==> flow/design.v <==
module divisor(
    input logic clk, rst, start,
    input logic[15:0] dividendo,
    input logic[15:0] divisor, 
    output logic ready, done_tick,
    output logic[15:0] quociente,
    output logic [15:0] resto
);
    typedef enum {idle, op, done} state_type;
    state_type state_reg, state_next;
    logic [15:0] acumulador_reg, acumulador_next, quociente_reg, quociente_next;
    always_ff @(posedge clk or posedge rst) begin
        if (rst) begin
            state_reg <= idle;
            acumulador_reg <= 0;
            quociente_reg <= 0;
        end else begin
            state_reg <= state_next;
            acumulador_reg <= acumulador_next;
            quociente_reg <= quociente_next;
        end
    end
    always_comb begin
        state_next = state_reg;
        ready = 1'b0;
        done_tick = 1'b0;
        acumulador_next = acumulador_reg;
        quociente_next = quociente_reg;
        resto = acumulador_reg;
        quociente = quociente_reg;
        resto = acumulador_reg;
        case (state_reg)
            idle: begin
                ready = 1'b1;
                if (start) begin
                    if (divisor != 0) begin
                        acumulador_next = dividendo;
                        quociente_next = 0;
                        state_next = op;
                    end else begin
                        state_next = idle;
                    end
                end
            end
            op: begin
                if (acumulador_reg >= divisor) begin
                    acumulador_next = acumulador_reg - divisor;
                    quociente_next = quociente_reg + 1;
                    state_next = op;
                end else begin
                    state_next = done;
                end
            end
            done: begin
                done_tick = 1'b1;
                quociente = quociente_reg;
                resto = acumulador_reg;
                state_next = idle;
            end
            default: begin
                state_next = idle;
            end
        endcase
    end
endmodule
* From RTL to reports: divisor
Tool output for the design above, in the order of the flow. Line numbers count from 1 in the design file above. Cell names lack the library's common part. A cell with - has no value.
Design: top module divisor, clock port clk, standard-cell library sky130hd, corner tt_025C_1v80

* Elaborated design
Yosys after proc, flatten, opt, wreduce and memory -nomap, before mapping. Memory bits, and registers merged into a memory's read port (data or address), are not among the register bits. Print and check cells are not counted. Equal cells are merged and count once.
Bit counts: bits in writable memories 0, word width x clocked read ports 0, cells after elaboration 29, memory bits (read-only) 0, bits of input ports 35, bits in latches 0, register bits 64, output and inout bits 34, memories 0
Operators by class: multiply operators 0, $lt $le $gt $ge 1, shifts and indexed selects 0, div/mod/pow operators 0, equal/unequal tests 5, mux-type cells 14, $add $sub $neg 2, reduce/logical cells 4, bitwise logic cells 0
Operators with widths (count):
- 2-to-1 mux 16 bit | 6
- parallel mux 32 bit (select 2 bit) | 1
- parallel mux 16 bit (select 2 bit) | 2
- == test 32 x 1 -> 1 bit with constant B | 1
- == test 32 x 2 -> 1 bit with constant B | 1
- zero test 32 bit | 1
- 2-to-1 mux 32 bit | 1
- adder 16 x 1 -> 16 bit with constant B | 1
- subtractor 16 bit | 1
- greater-or-equal comparator 16 bit | 1
- nonzero test 16 bit | 1
- != test 2 bit with constant B | 3
- AND reduction 4 bit | 1
- 2-to-1 mux 1 bit | 3
- nonzero test 2 bit | 1
- 2-to-1 mux 2 bit | 1

* Longest topological paths
Depth = most cells in a row (Yosys ltp): at word level without a register or memory, in the mapped netlist without a sequential cell, where the memories' decode and read muxes count.
Depth: word-level depth 4, ABC_AREA 0, mapped depth 11

* After synthesis
Yosys stat after the flow's synthesis: flattened, memories mapped to cells. It holds for the ABC_AREA given above (unset counts as 0); a run with the other value may have another netlist.
Cells by type:
- dfrtp_1 | count 34, total area 850.816 um2
- ha_1 | count 17, total area 212.704 um2
- mux2i_1 | count 16, total area 160.154 um2
- a21oi_1 | count 29, total area 145.139 um2
- nand2_1 | count 38, total area 142.637 um2
- inv_1 | count 29, total area 108.854 um2
- nor2_1 | count 27, total area 101.347 um2
- o21ai_0 | count 20, total area 100.096 um2
- nand3_1 | count 16, total area 80.077 um2
- buf_2 | count 14, total area 70.067 um2
- a211oi_1 | count 8, total area 60.058 um2
- a31oi_1 | count 9, total area 56.304 um2
- xnor2_1 | count 6, total area 52.55 um2
- nand4_1 | count 8, total area 50.048 um2
- a21o_1 | count 5, total area 37.536 um2
- nor4_1 | count 6, total area 37.536 um2
- and4_1 | count 4, total area 35.034 um2
- xor2_1 | count 4, total area 35.034 um2
Not listed: further types 37, cells in them 70.
Mapped netlist: mapped flip-flops 35, cells in the netlist 360, buffer cells 21, synthesis area 2916.5 um2

* Worst setup path after synthesis
Path of least setup slack by OpenSTA after synthesis, without wires, with an ideal clock, recovery checks aside; 20% of the period is set as input and as output delay. Where synthesis merged equal registers, the netlist keeps one of their names.
Timing post-synthesis: path type input -> register, from input port divisor[13], to register quociente_reg[3], data arrival time 2401 ps, driving pins on the path 10, setup time 124 ps, slack 585 ps, period 3110 ps, path delay 1903 ps, data required time 2986 ps, launch time at the first pin 622 ps, synthesis period reached 2525 ps
"path delay" = arrival - input delay + setup time. "driving pins on the path": output pins that drive a net of the path, with the launching flip-flop's if there is one; two outputs of one cell count as two. "synthesis period reached" is the clock period less the worst setup slack; recovery checks do not enter. This is arithmetic on one report: input and output delays are still those of the set period (20% each). The rows between start and end are the longest chain of elaborated cells between them; the timing report does not say that the signal goes this way. Where chains are equally long, one stands for them. Each line given opens the expression or statement behind the cell; cells for indexed reads and writes are added by Yosys, which also makes memories of some case tables.
Between the ends, post-synthesis: cells stage by stage inv_1 -> ha_1 -> buf_2 -> a21o_1 -> a21o_1 -> a221oi_2 -> and2_1 -> buf_4 -> nor4_1 -> a211o_1, length of the longest elaborated chain 4
Ends and longest elaborated chain, post-synthesis:
- from (decl) | RTL line 4 | input logic[15:0] divisor,
- nonzero test 16 bit | RTL line 36 | if (divisor != 0) begin
- 2-to-1 mux 16 bit | RTL line 36
- 2-to-1 mux 16 bit | RTL line 35 | if (start) begin
- parallel mux 16 bit (select 2 bit) | RTL line 32 | case (state_reg)
- to (assign) | RTL line 16 | quociente_reg <= 0;
- to (assign) | RTL line 20 | quociente_reg <= quociente_next;
- to (decl) | RTL line 11 | logic [15:0] acumulador_reg, acumulador_next, quociente_reg, quociente_next;

* Path in the finished layout
Path of least setup slack in the final report of stored run 2 (OpenROAD, finished layout, wires in). Where an end is a register, its clock arrival counts in the times. The report prints the path's times to 10 ps; the period is as set.
Timing after layout: path type input -> register, from input port divisor[0], to register quociente_reg[3], driving pins on the path 10, period 4060 ps, data required time 4240 ps, launch time at the first pin 810 ps, data arrival time 3640 ps, setup time 110 ps, slack 600 ps
The rows between start and end are the longest chain of elaborated cells between them; the timing report does not say that the signal goes this way. Where chains are equally long, one stands for them.
Between the ends, after layout: cells stage by stage clkdlybuf4s50_1 -> ha_1 -> inv_1 -> fa_1 -> nand3_1 -> a31oi_1 -> o211ai_2 -> and2_1 -> nor4_1 -> a211o_1, length of the longest elaborated chain 4
Ends and longest elaborated chain, after layout:
- from (decl) | RTL line 4 | input logic[15:0] divisor,
- nonzero test 16 bit | RTL line 36 | if (divisor != 0) begin
- 2-to-1 mux 16 bit | RTL line 36
- 2-to-1 mux 16 bit | RTL line 35 | if (start) begin
- parallel mux 16 bit (select 2 bit) | RTL line 32 | case (state_reg)
- to (assign) | RTL line 16 | quociente_reg <= 0;
- to (assign) | RTL line 20 | quociente_reg <= quociente_next;
- to (decl) | RTL line 11 | logic [15:0] acumulador_reg, acumulador_next, quociente_reg, quociente_next;

Memo
Re: implementation data of divisor

Flow measurements of divisor on sky130hd: 2 stored runs with different settings, listed in no order. Input and output delays are each 20% of the period that was set; the output load is 0.01 pF.
"clock period achieved": clock period set for the run, less the worst setup slack. It is reckoned from that one timing run; input and output delays stay at 20% of the period that was set.
"time on the worst setup path" = time allowed to the worst setup path (clock period - input delay - output delay, where it has them) - its slack; a late launch clock adds to it, a late capture clock takes from it.
"total design power": no workload was simulated; the value follows from the tool's default switching activity.
"time on the worst setup path" is given in steps of 10 ps.

[stored run 1] flow files
==> flow/run.sh <==
#!/bin/bash
# the make line also repeats the synthesis and layout settings of config.mk as NAME=value (left out here)
make -C /OpenROAD-flow-scripts/flow DESIGN_CONFIG=/design/flow/config.mk WORK_HOME=/design/flow/orfs CLKGATE_MAP_FILE= finish
==> flow/config.mk <==
export PLATFORM = sky130hd
export DESIGN_NAME = divisor
export DESIGN_NICKNAME = divisor
export VERILOG_FILES = /design/flow/design.v
export SDC_FILE = /design/flow/constraint.sdc
export NUM_CORES = 4
export LEC_CHECK = 0
export CAP_MARGIN = 30
export CORE_MARGIN = 2
export CORE_UTILIZATION = 66
export CTS_CLUSTER_SIZE = 44
export GPL_TIMING_DRIVEN = 0
export PLACE_DENSITY_LB_ADDON = 0.12
export SETUP_SLACK_MARGIN = 0.77
export SLEW_MARGIN = 40
export TNS_END_PERCENT = 80
==> flow/constraint.sdc <==
create_clock -name core_clock -period 2.62 [get_ports {clk}]
set_input_delay 0.5240 -clock core_clock [delete_from_list [all_inputs] [get_ports {clk}]]
set_output_delay 0.5240 -clock core_clock [all_outputs]
set_load 0.01 [all_outputs]

[stored run 1] result: stopped before the end: placement reported FLW-0024

[stored run 2] flow files
==> flow/run.sh <==
#!/bin/bash
# the make line also repeats the synthesis and layout settings of config.mk as NAME=value (left out here)
make -C /OpenROAD-flow-scripts/flow DESIGN_CONFIG=/design/flow/config.mk WORK_HOME=/design/flow/orfs CLKGATE_MAP_FILE= finish
==> flow/config.mk <==
export PLATFORM = sky130hd
export DESIGN_NAME = divisor
export DESIGN_NICKNAME = divisor
export VERILOG_FILES = /design/flow/design.v
export SDC_FILE = /design/flow/constraint.sdc
export NUM_CORES = 4
export LEC_CHECK = 0
export CAP_MARGIN = 20
export CORE_MARGIN = 2
export CORE_UTILIZATION = 40
export SLEW_MARGIN = 20
==> flow/constraint.sdc <==
create_clock -name core_clock -period 4.06 [get_ports {clk}]
set_input_delay 0.8120 -clock core_clock [delete_from_list [all_inputs] [get_ports {clk}]]
set_output_delay 0.8120 -clock core_clock [all_outputs]
set_load 0.01 [all_outputs]

[stored run 2] result: setup slack of the worst path 605 ps; die size 7990.6 um2; post-route setup TNS 0 ps; worst hold slack 485 ps; final utilization 52.7 %; synthesized cell area 2916.5 um2; time on the worst setup path 2640 ps; critical path kind input -> register; area of the standard cells in the finished layout 3758.6 um2; clock period achieved 3455 ps; total design power 2399 uW
